==> flow/design.v <==
module csr_file (
    input wire clk,
    input wire rst,
    input wire [11:0] csr_addr,
    input wire [31:0] csr_wdata,
    input wire csr_we,            
    output reg [31:0] csr_rdata,
    input wire timer_irq,   
    input wire ext_irq,     
    input wire trap_trigger,       
    input wire [31:0] trap_pc,     
    input wire [31:0] trap_cause,  
    input wire mret_trigger,       
    output wire [31:0] mtvec_out,  
    output wire [31:0] mepc_out,   
    output wire mstatus_mie,       
    output wire mie_mtie,          
    output wire mie_meie,          
    output wire mip_mtip,          
    output wire mip_meip           
);
    reg [31:0] mstatus;
    reg [31:0] mie;
    reg [31:0] mtvec;
    reg [31:0] mepc;
    reg [31:0] mcause;
    wire [31:0] mip = {20'b0, ext_irq, 3'b0, timer_irq, 7'b0};
    assign mtvec_out = mtvec;
    assign mepc_out = mepc;
    assign mstatus_mie = mstatus[3];
    assign mie_mtie = mie[7];
    assign mie_meie = mie[11];
    assign mip_mtip = timer_irq;
    assign mip_meip = ext_irq;
    localparam CSR_MSTATUS = 12'h300;
    localparam CSR_MIE     = 12'h304;
    localparam CSR_MTVEC   = 12'h305;
    localparam CSR_MEPC    = 12'h341;
    localparam CSR_MCAUSE  = 12'h342;
    localparam CSR_MIP     = 12'h344;
    always @(*) begin
        case (csr_addr)
            CSR_MSTATUS: csr_rdata = mstatus;
            CSR_MIE:     csr_rdata = mie;
            CSR_MTVEC:   csr_rdata = mtvec;
            CSR_MEPC:    csr_rdata = mepc;
            CSR_MCAUSE:  csr_rdata = mcause;
            CSR_MIP:     csr_rdata = mip;
            default:     csr_rdata = 32'b0;
        endcase
    end
    always @(posedge clk or posedge rst) begin
        if (rst) begin
            mstatus <= 32'b0;
            mie     <= 32'b0;
            mtvec   <= 32'b0;
            mepc    <= 32'b0;
            mcause  <= 32'b0;
        end else if (trap_trigger) begin
            mepc <= trap_pc;
            mcause <= trap_cause;
            mstatus[7] <= mstatus[3];  
            mstatus[3] <= 1'b0;        
        end else if (mret_trigger) begin
            mstatus[3] <= mstatus[7];  
            mstatus[7] <= 1'b1;        
        end else if (csr_we) begin
            case (csr_addr)
                CSR_MSTATUS: begin
                    mstatus[3] <= csr_wdata[3];  
                    mstatus[7] <= csr_wdata[7];  
                end
                CSR_MIE: begin
                    mie[7]  <= csr_wdata[7];   
                    mie[11] <= csr_wdata[11];  
                end
                CSR_MTVEC:   mtvec  <= csr_wdata;
                CSR_MEPC:    mepc   <= csr_wdata;
                CSR_MCAUSE:  mcause <= csr_wdata;
                default: ;  
            endcase
        end
    end
endmodule
* From RTL to reports: csr_file
What the tools print for csr_file, step after step. Lines are those of the file above, counted from 1. Library cell names are shortened. Not given: n/a
Inputs: top module csr_file, clock clk, cell library sky130hd, library corner tt_025C_1v80

* After elaboration
Yosys after proc, flatten, opt, wreduce and memory -nomap, before mapping. Memory bits, and registers merged into a memory's read port (data or address), are not among the register bits. Print and check cells are not counted. Equal cells are merged and count once.
Word-level totals: register bits after elaboration 100, bits of input ports 115, output and inout port bits 101, elaborated cells 42
Cells by class: equal/unequal tests 7, multiplexer cells 17, bitwise logic cells 2, reductions and logical operators 10
Operators with widths (count):
- 32-bit 2-to-1 mux | 8
- 32-bit parallel mux with 6-bit select | 1
- 12-bit by 10-bit equality test with 1-bit output with constant B | 6
- 4-bit AND reduction | 2
- 1-bit 2-to-1 mux | 8
- 2-bit nonzero test | 3
- 3-bit AND reduction | 2
- 3-bit nonzero test | 2
- 1-bit NOT | 2
- 2-bit != test with constant B | 1
- 2-bit AND reduction | 1

* Depth
Depth = most cells in a row (Yosys ltp): at word level without a register or memory, in the mapped netlist without a sequential cell, where the memories' decode and read muxes count.
Depth: depth in word-level cells 5, ABC_AREA 0, gate-level depth with buffers 7, depth with buffers taken out 4

* Mapped cells and area
Yosys stat after the flow's synthesis: flattened, memories mapped to cells. It holds for the ABC_AREA given above (unset counts as 0); a run with the other value may have another netlist.
Mapped netlist: cell count 499, mapped area 5144.9 µm², sequential area 2502.4 µm², flip-flops 100, buffer cells 37
Cells by type:
- dfrtp_1 | count 100, total area 2502.4 µm²
- mux2i_1 | count 66, total area 660.634 µm²
- mux2_2 | count 37, total area 416.65 µm²
- o21ai_1 | count 60, total area 300.288 µm²
- nand2_1 | count 65, total area 243.984 µm²
- a22oi_1 | count 31, total area 232.723 µm²
- o21ai_0 | count 33, total area 165.158 µm²
- inv_1 | count 33, total area 123.869 µm²
- buf_6 | count 7, total area 78.826 µm²
- clkbuf_1 | count 21, total area 78.826 µm²
- nor4_4 | count 2, total area 42.541 µm²
- buf_2 | count 6, total area 30.029 µm²
- nand4bb_1 | count 2, total area 22.522 µm²
- nor2_1 | count 6, total area 22.522 µm²
- a221o_1 | count 2, total area 20.019 µm²
- nand3_1 | count 4, total area 20.019 µm²
- nor2b_1 | count 3, total area 18.768 µm²
- buf_4 | count 2, total area 15.014 µm²
Other cell types: 17; their cells: 19.

* Worst setup path after synthesis
OpenSTA on the mapped netlist: ideal clock, no wires. The path of least setup slack (recovery checks aside). Input and output delay are each 20% of the period. Register names are those of the netlist, which keeps one name where synthesis merged equal registers.
Timing path post-synthesis: kind input to output, start point input port csr_addr[5], end point output port csr_rdata[0], clock period 3980 ps, external input delay 796 ps, output delay 796 ps, launch time at the first pin 796 ps, arrival time 2423 ps, required time 3184 ps, setup slack 761 ps, delay of the path 1627 ps, stages on the path 7, path buffers 3, synthesis period reached 3219 ps
"delay of the path" is the arrival time less input delay plus setup time. At an output port there is no setup time. "stages on the path" counts driving pins, that of a launching flip-flop among them; a cell with two outputs on the path counts twice. "synthesis period reached" = period - worst setup slack (recovery checks aside). The figure is calculated, with input and output delays left at 20% of the set period. The rows between start and end are the longest chain of elaborated cells between them; the timing report does not say that the signal goes this way. Where chains are equally long, one stands for them. Each line given opens the expression or statement behind the cell; cells for indexed reads and writes are added by Yosys, which also makes memories of some case tables.
On the way, post-synthesis: cells stage by stage or4_4 > buf_6 > nor3_1 > nand3_1 > clkbuf_1 > clkbuf_1 > o21ai_0, length of the longest elaborated chain 2, elaborated cells on any way between the ends 7, classes of those cells 6 x eq/ne; 1 x mux
Ends and longest elaborated chain, post-synthesis:
- start, declared | RTL line 4 | input wire [11:0] csr_addr,
- 12-bit by 10-bit equality test with 1-bit output | RTL line 42 | case (csr_addr)
- 32-bit parallel mux with 6-bit select | RTL line 42
- end, declared | RTL line 7 | output reg [31:0] csr_rdata,

* Path in the finished layout
Path of least setup slack in the final report of run 1 (OpenROAD, finished layout, wires in). Where an end is a register, its clock arrival counts in the times. The report prints the path's times to 10 ps; the period is as set.
Timing path post-layout: kind input to output, start point input port csr_addr[5], end point output port csr_rdata[19], clock period 4710 ps, external input delay 940 ps, output delay 940 ps, launch time at the first pin 940 ps, arrival time 3570 ps, required time 3770 ps, setup slack 200 ps, stages on the path 7, path buffers 3
The rows between start and end are the longest chain of elaborated cells between them; the timing report does not say that the signal goes this way. Where chains are equally long, one stands for them.
On the way, post-layout: cells stage by stage clkdlybuf4s50_1 > or4_4 > nor3_1 > nand3_2 > buf_4 > o21ai_0 > clkdlybuf4s50_1, length of the longest elaborated chain 2, elaborated cells on any way between the ends 7, classes of those cells 6 x eq/ne; 1 x mux
Ends and longest elaborated chain, post-layout:
- start, declared | RTL line 4 | input wire [11:0] csr_addr,
- 12-bit by 10-bit equality test with 1-bit output | RTL line 42 | case (csr_addr)
- 32-bit parallel mux with 6-bit select | RTL line 42
- end, declared | RTL line 7 | output reg [31:0] csr_rdata,

Design csr_file on sky130hd. What follows are 2 stored runs of the flow, each under its own settings; their order means nothing. The constraints put input and output delay at 20% of the set period each and load the outputs with 0.01 pF.
By "critical path time" is meant the share of the clock period that the worst setup path is allowed (20% is reserved at inputs, 20% at outputs), minus its slack. Clock arrival times at its registers enter into it.
"critical path time" is known to 10 ps.

[run 1] flow files
==> flow/run.sh <==
#!/bin/bash
# the make line also repeats the synthesis and layout settings of config.mk as NAME=value (left out here)
make -C /OpenROAD-flow-scripts/flow DESIGN_CONFIG=/design/flow/config.mk WORK_HOME=/design/flow/orfs CLKGATE_MAP_FILE= finish
==> flow/config.mk <==
export PLATFORM = sky130hd
export DESIGN_NAME = csr_file
export DESIGN_NICKNAME = csr_file
export VERILOG_FILES = /design/flow/design.v
export SDC_FILE = /design/flow/constraint.sdc
export NUM_CORES = 4
export LEC_CHECK = 0
export CAP_MARGIN = 25
export CORE_MARGIN = 7
export CORE_UTILIZATION = 18
export CTS_CLUSTER_SIZE = 82
export PLACE_DENSITY_LB_ADDON = 0.06
export SLEW_MARGIN = 10
export TNS_END_PERCENT = 45
==> flow/constraint.sdc <==
create_clock -name core_clock -period 4.71 [get_ports {clk}]
set_input_delay 0.9420 -clock core_clock [delete_from_list [all_inputs] [get_ports {clk}]]
set_output_delay 0.9420 -clock core_clock [all_outputs]
set_load 0.01 [all_outputs]

[run 1] result: worst hold slack in the final report 541 ps; synthesized cell area 5144.9 µm²; standard-cell area of the final layout 8022.7 µm²; critical path time 2630 ps; critical path kind input to output; setup slack of the worst path 197 ps; sum of negative setup slack 0 ps; die footprint 33512.8 µm²

[run 2] flow files
==> flow/run.sh <==
#!/bin/bash
# the make line also repeats the synthesis and layout settings of config.mk as NAME=value (left out here)
make -C /OpenROAD-flow-scripts/flow DESIGN_CONFIG=/design/flow/config.mk WORK_HOME=/design/flow/orfs CLKGATE_MAP_FILE= finish
==> flow/config.mk <==
export PLATFORM = sky130hd
export DESIGN_NAME = csr_file
export DESIGN_NICKNAME = csr_file
export VERILOG_FILES = /design/flow/design.v
export SDC_FILE = /design/flow/constraint.sdc
export NUM_CORES = 4
export LEC_CHECK = 0
export CAP_MARGIN = 20
export CORE_MARGIN = 2
export CORE_UTILIZATION = 40
export SLEW_MARGIN = 20
==> flow/constraint.sdc <==
create_clock -name core_clock -period 3.81 [get_ports {clk}]
set_input_delay 0.7620 -clock core_clock [delete_from_list [all_inputs] [get_ports {clk}]]
set_output_delay 0.7620 -clock core_clock [all_outputs]
set_load 0.01 [all_outputs]

[run 2] result: worst hold slack in the final report 538 ps; synthesized cell area 5144.9 µm²; standard-cell area of the final layout 7940.1 µm²; critical path time 2270 ps; critical path kind input to output; setup slack of the worst path 14 ps; sum of negative setup slack 0 ps; die footprint 13785.1 µm²
