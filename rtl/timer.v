==> flow/design.v <==
module timer(
    input wire clk,
    input wire rst,
    input wire [31:0] address,       
    input wire [31:0] write_data,    
    input wire write_enable,         
    output wire [31:0] read_data,    
    output wire interrupt
);
    reg [63:0] mtime_reg;
    reg [63:0] mtimecmp_reg;
	always @(posedge clk or posedge rst) begin
		if (rst) begin
			mtime_reg <= 64'd0;
			mtimecmp_reg <= 64'd0;
		end else begin
			mtime_reg <= mtime_reg + 64'd1;
			if (write_enable) begin
				case (address)
					32'hFFFF0008: mtimecmp_reg[31:0] <= write_data;
					32'hFFFF000C: mtimecmp_reg[63:32] <= write_data;
					default: ;
				endcase
			end
		end
	end
	assign read_data = (address == 32'hFFFF0000) ? mtime_reg[31:0] :
		(address == 32'hFFFF0004) ? mtime_reg[63:32] :
		(address == 32'hFFFF0008) ? mtimecmp_reg[31:0] :
		(address == 32'hFFFF000C) ? mtimecmp_reg[63:32] :
		32'b0;
    assign interrupt = (mtime_reg >= mtimecmp_reg);
endmodule
---- Reports on timer ----
The steps from the RTL of timer to its reports follow in flow order.
Lines are those of the file above, counted from 1.
Operators: Yosys type, input widths -> output width; for muxes data width and select width s.
A cell with -- has no value.
set-up
  top ..................................... timer
  clock ................................... clk
  library ................................. sky130hd
  corner .................................. tt_025C_1v80

---- Elaborated design ----
Source: Yosys, flattened and elaborated, memories not mapped. Widths are those after wreduce. Registers that Yosys merges into a memory's read port (data or address) are not register bits. Print and check cells do not count. Equal cells are merged and count once.
cells by class
  div/mod/pow operators ................... 0
  $lt $le $gt $ge ......................... 1
  bitwise operators ....................... 0
  multipliers ............................. 0
  equal/unequal tests ..................... 4
  add/sub/neg operators ................... 1
  reductions and logical operators ........ 2
  mux-type cells .......................... 4
  shift operators ......................... 0
operator list
  kind                   number
  $eq 32x32->1 const B   4
  $mux 32                4
  $add 64x1->64 const B  1
  $ge 64x64->1           1
  $reduce_and 2->1       2
storage and ports
  memory bits (writable) .................. 0
  memory bits (read-only) ................. 0
  memory cells ............................ 0
  word width x clocked read ports ......... 0
  latch bits .............................. 0
  input port bits ......................... 67
  word-level cells ........................ 15
  output and inout bits ................... 33
  bits in registers ....................... 128

---- Longest topological paths ----
Longest topological path by Yosys (ltp), each cell counted once; first at word level (registers and memories cut), then after technology mapping (sequential cells cut; the memories' decode and read muxes count).
depth
  depth in word-level cells ............... 5
  ABC_AREA ................................ 0
  mapped depth ............................ 9
  depth with buffers taken out ............ 8

---- After synthesis ----
The flow's flattened synthesis, as Yosys stat reports it; memories are mapped. The netlist is that of the ABC_AREA named above (0 if unset); the other value can give another one.
mapped netlist
  cell count .............................. 869
  sequential part of the area ............. 3203.1 um^2
  flip-flops .............................. 128
  chip area (Yosys) ....................... 7556.0 um^2
  buffers ................................. 38
cells by type
  cell type                  number  total area (um^2)
  sky130_fd_sc_hd__dfrtp_1   128     3.2E+03
  sky130_fd_sc_hd__ha_1      65      813.28
  sky130_fd_sc_hd__nand2_1   129     484.214
  sky130_fd_sc_hd__a21oi_1   86      430.413
  sky130_fd_sc_hd__xnor2_1   42      367.853
  sky130_fd_sc_hd__o21ai_0   72      360.346
  sky130_fd_sc_hd__o21ai_1   60      300.288
  sky130_fd_sc_hd__inv_1     68      255.245
  sky130_fd_sc_hd__nand4_1   33      206.448
  sky130_fd_sc_hd__xor2_1    20      175.168
  sky130_fd_sc_hd__nand3_1   34      170.163
  sky130_fd_sc_hd__clkbuf_1  25      93.84
  sky130_fd_sc_hd__nor2_1    24      90.086
  sky130_fd_sc_hd__and3_1    14      87.584
  sky130_fd_sc_hd__a21o_1    11      82.579
  sky130_fd_sc_hd__and4_1    9       78.826
  sky130_fd_sc_hd__buf_2     12      60.058
  sky130_fd_sc_hd__nor4_1    6       37.536
Not listed: further types 23, cells in them 31.

---- Path before layout ----
Source: OpenSTA report_checks on the synthesized netlist (no wires, ideal clock, input and output delay 20% of the period each), path of least setup slack; recovery checks are left aside. Register names are those of the netlist, which keeps one name where synthesis merged equal registers.
timing after synthesis
  kind .................................... input to output
  from .................................... in address[9]
  to ...................................... out read_data[13]
  data required time ...................... 4.464 ns
  external output delay ................... 1.116 ns
  buffers on the path ..................... 2
  arrival time ............................ 2.741 ns
  period .................................. 5.58 ns
  input delay ............................. 1.116 ns
  driving pins on the path ................ 8
  launch time at the first pin ............ 1.116 ns
  path delay .............................. 1.625 ns
  setup slack ............................. 1.723 ns
  synthesis period reached ................ 3.857 ns
"path delay" = arrival - input delay + setup time.
At an output port there is no setup time.
"driving pins on the path": output pins that drive a net of the path, with the launching flip-flop's if there is one; two outputs of one cell count as two.
"synthesis period reached" is the clock period less the worst setup slack; recovery checks do not enter. This is arithmetic on one report: input and output delays are still those of the set period (20% each).
The rows between start and end are the longest chain of elaborated cells between them; the timing report does not say that the signal goes this way. Where chains are equally long, one stands for them.
A line is the first line of the expression or statement that the cell stems from. Yosys adds cells for indexed reads and writes and turns some case tables into memories.
on the way, after synthesis
  cells stage by stage .................... sky130_fd_sc_hd__nor4_1 > sky130_fd_sc_hd__nand4_1 > sky130_fd_sc_hd__or2_1 > sky130_fd_sc_hd__clkbuf_1 > sky130_fd_sc_hd__or3b_4 > sky130_fd_sc_hd__buf_2 > sky130_fd_sc_hd__o21ai_1 > sky130_fd_sc_hd__o21ai_1
  length of the longest elaborated chain .. 5
  elaborated cells on any way between the ends .. 8
  classes of those cells .................. 4 x eq/ne; 4 x mux
ends and longest elaborated chain, after synthesis
  item          RTL line  source
  from (decl)   4         input wire [31:0] address,
  $eq 32x32->1  30        (address == 32'hFFFF000C) ? mtimecmp_reg[63:32] :
  $mux 32       30
  $mux 32       29        (address == 32'hFFFF0008) ? mtimecmp_reg[31:0] :
  $mux 32       28        (address == 32'hFFFF0004) ? mtime_reg[63:32] :
  $mux 32       27        assign read_data = (address == 32'hFFFF0000) ? mtime_reg[31:0] :
  to (decl)     7         output wire [31:0] read_data,

---- Timing after layout ----
Path of least setup slack in the final report of flow run A (OpenROAD, finished layout, wires in). Where an end is a register, its clock arrival counts in the times.
timing after layout
  kind .................................... register to output
  from .................................... reg mtimecmp_reg[51]
  to ...................................... out interrupt
  driving pins on the path ................ 10
  launch time at the first pin ............ 0.41 ns
  data required time ...................... 2.62 ns
  arrival time ............................ 2.64 ns
  period .................................. 3.27 ns
  external output delay ................... 0.65 ns
  buffers on the path ..................... 1
  setup slack ............................. -0.03 ns
The rows between start and end are the longest chain of elaborated cells between them; the timing report does not say that the signal goes this way. Where chains are equally long, one stands for them.
on the way, after layout
  cells stage by stage .................... sky130_fd_sc_hd__dfrtp_1 > sky130_fd_sc_hd__inv_2 > sky130_fd_sc_hd__ha_4 > sky130_fd_sc_hd__and3_4 > sky130_fd_sc_hd__a221o_1 > sky130_fd_sc_hd__a221oi_2 > sky130_fd_sc_hd__o21ai_2 > sky130_fd_sc_hd__a221oi_2 > sky130_fd_sc_hd__o211ai_1 > sky130_fd_sc_hd__buf_2
  length of the longest elaborated chain .. 1
  elaborated cells on any way between the ends .. 1
  RTL lines with such cells ............... 1
  classes of those cells .................. 1 x compare
ends and longest elaborated chain, after layout
  item           RTL line  source
  from (decl)    11        reg [63:0] mtimecmp_reg;
  from (assign)  15        mtimecmp_reg <= 64'd0;
  from (assign)  21        32'hFFFF000C: mtimecmp_reg[63:32] <= write_data;
  $ge 64x64->1   32        assign interrupt = (mtime_reg >= mtimecmp_reg);
  to (decl)      8         output wire interrupt

Lab notebook: timer

Settings and measured results of 2 stored flow runs for module timer (sky130hd), not sorted in any way. The constraints put input and output delay at 20% of the set period each and load the outputs with 0.01 pF.
"achieved clock period (ns)" = clock period - worst setup slack. The figure is calculated, with input and output delays left at 20% of the set period.
"worst setup path time (ns)" is the time allowed to the run's worst setup path (the clock period less input and output delay, where it has them) less its slack. Clock arrival times count: a late capture clock shortens it, a late launch clock lengthens it.

Flow files of flow run A
==> flow/run.sh <==
#!/bin/bash
# the make line also repeats the synthesis and layout settings of config.mk as NAME=value (left out here)
make -C /OpenROAD-flow-scripts/flow DESIGN_CONFIG=/design/flow/config.mk WORK_HOME=/design/flow/orfs CLKGATE_MAP_FILE= finish
==> flow/config.mk <==
export PLATFORM = sky130hd
export DESIGN_NAME = timer
export DESIGN_NICKNAME = timer
export VERILOG_FILES = /design/flow/design.v
export SDC_FILE = /design/flow/constraint.sdc
export NUM_CORES = 4
export LEC_CHECK = 0
export CAP_MARGIN = 20
export CORE_MARGIN = 2
export CORE_UTILIZATION = 40
export SLEW_MARGIN = 20
==> flow/constraint.sdc <==
create_clock -name core_clock -period 3.27 [get_ports {clk}]
set_input_delay 0.6540 -clock core_clock [delete_from_list [all_inputs] [get_ports {clk}]]
set_output_delay 0.6540 -clock core_clock [all_outputs]
set_load 0.01 [all_outputs]

report of flow run A
yosys chip area after synthesis (um^2): 7556.0
finish__design__die__area: 20005.3
finish__design__instance__area__stdcell: 10581.4
finish__timing__setup__ws: -0.025
achieved clock period (ns): 3.295
worst setup path time (ns): 2.64
worst setup path kind: register to output

Flow files of flow run B
==> flow/run.sh <==
#!/bin/bash
# the make line also repeats the synthesis and layout settings of config.mk as NAME=value (left out here)
make -C /OpenROAD-flow-scripts/flow DESIGN_CONFIG=/design/flow/config.mk WORK_HOME=/design/flow/orfs CLKGATE_MAP_FILE= finish
==> flow/config.mk <==
export PLATFORM = sky130hd
export DESIGN_NAME = timer
export DESIGN_NICKNAME = timer
export VERILOG_FILES = /design/flow/design.v
export SDC_FILE = /design/flow/constraint.sdc
export NUM_CORES = 4
export LEC_CHECK = 0
export ABC_AREA = 1
export CAP_MARGIN = 20
export CELL_PAD_IN_SITES_GLOBAL_PLACEMENT = 0
export CORE_ASPECT_RATIO = 0.79
export CORE_MARGIN = 4
export CORE_UTILIZATION = 62
export CTS_CLUSTER_DIAMETER = 336
export GPL_ROUTABILITY_DRIVEN = 0
export GPL_TIMING_DRIVEN = 1
export PLACE_DENSITY_LB_ADDON = 0.04
export SETUP_SLACK_MARGIN = -0.11
export SLEW_MARGIN = 20
==> flow/constraint.sdc <==
create_clock -name core_clock -period 1.69 [get_ports {clk}]
set_input_delay 0.3380 -clock core_clock [delete_from_list [all_inputs] [get_ports {clk}]]
set_output_delay 0.3380 -clock core_clock [all_outputs]
set_load 0.01 [all_outputs]

report of flow run B: did not finish, route, GRT-0232
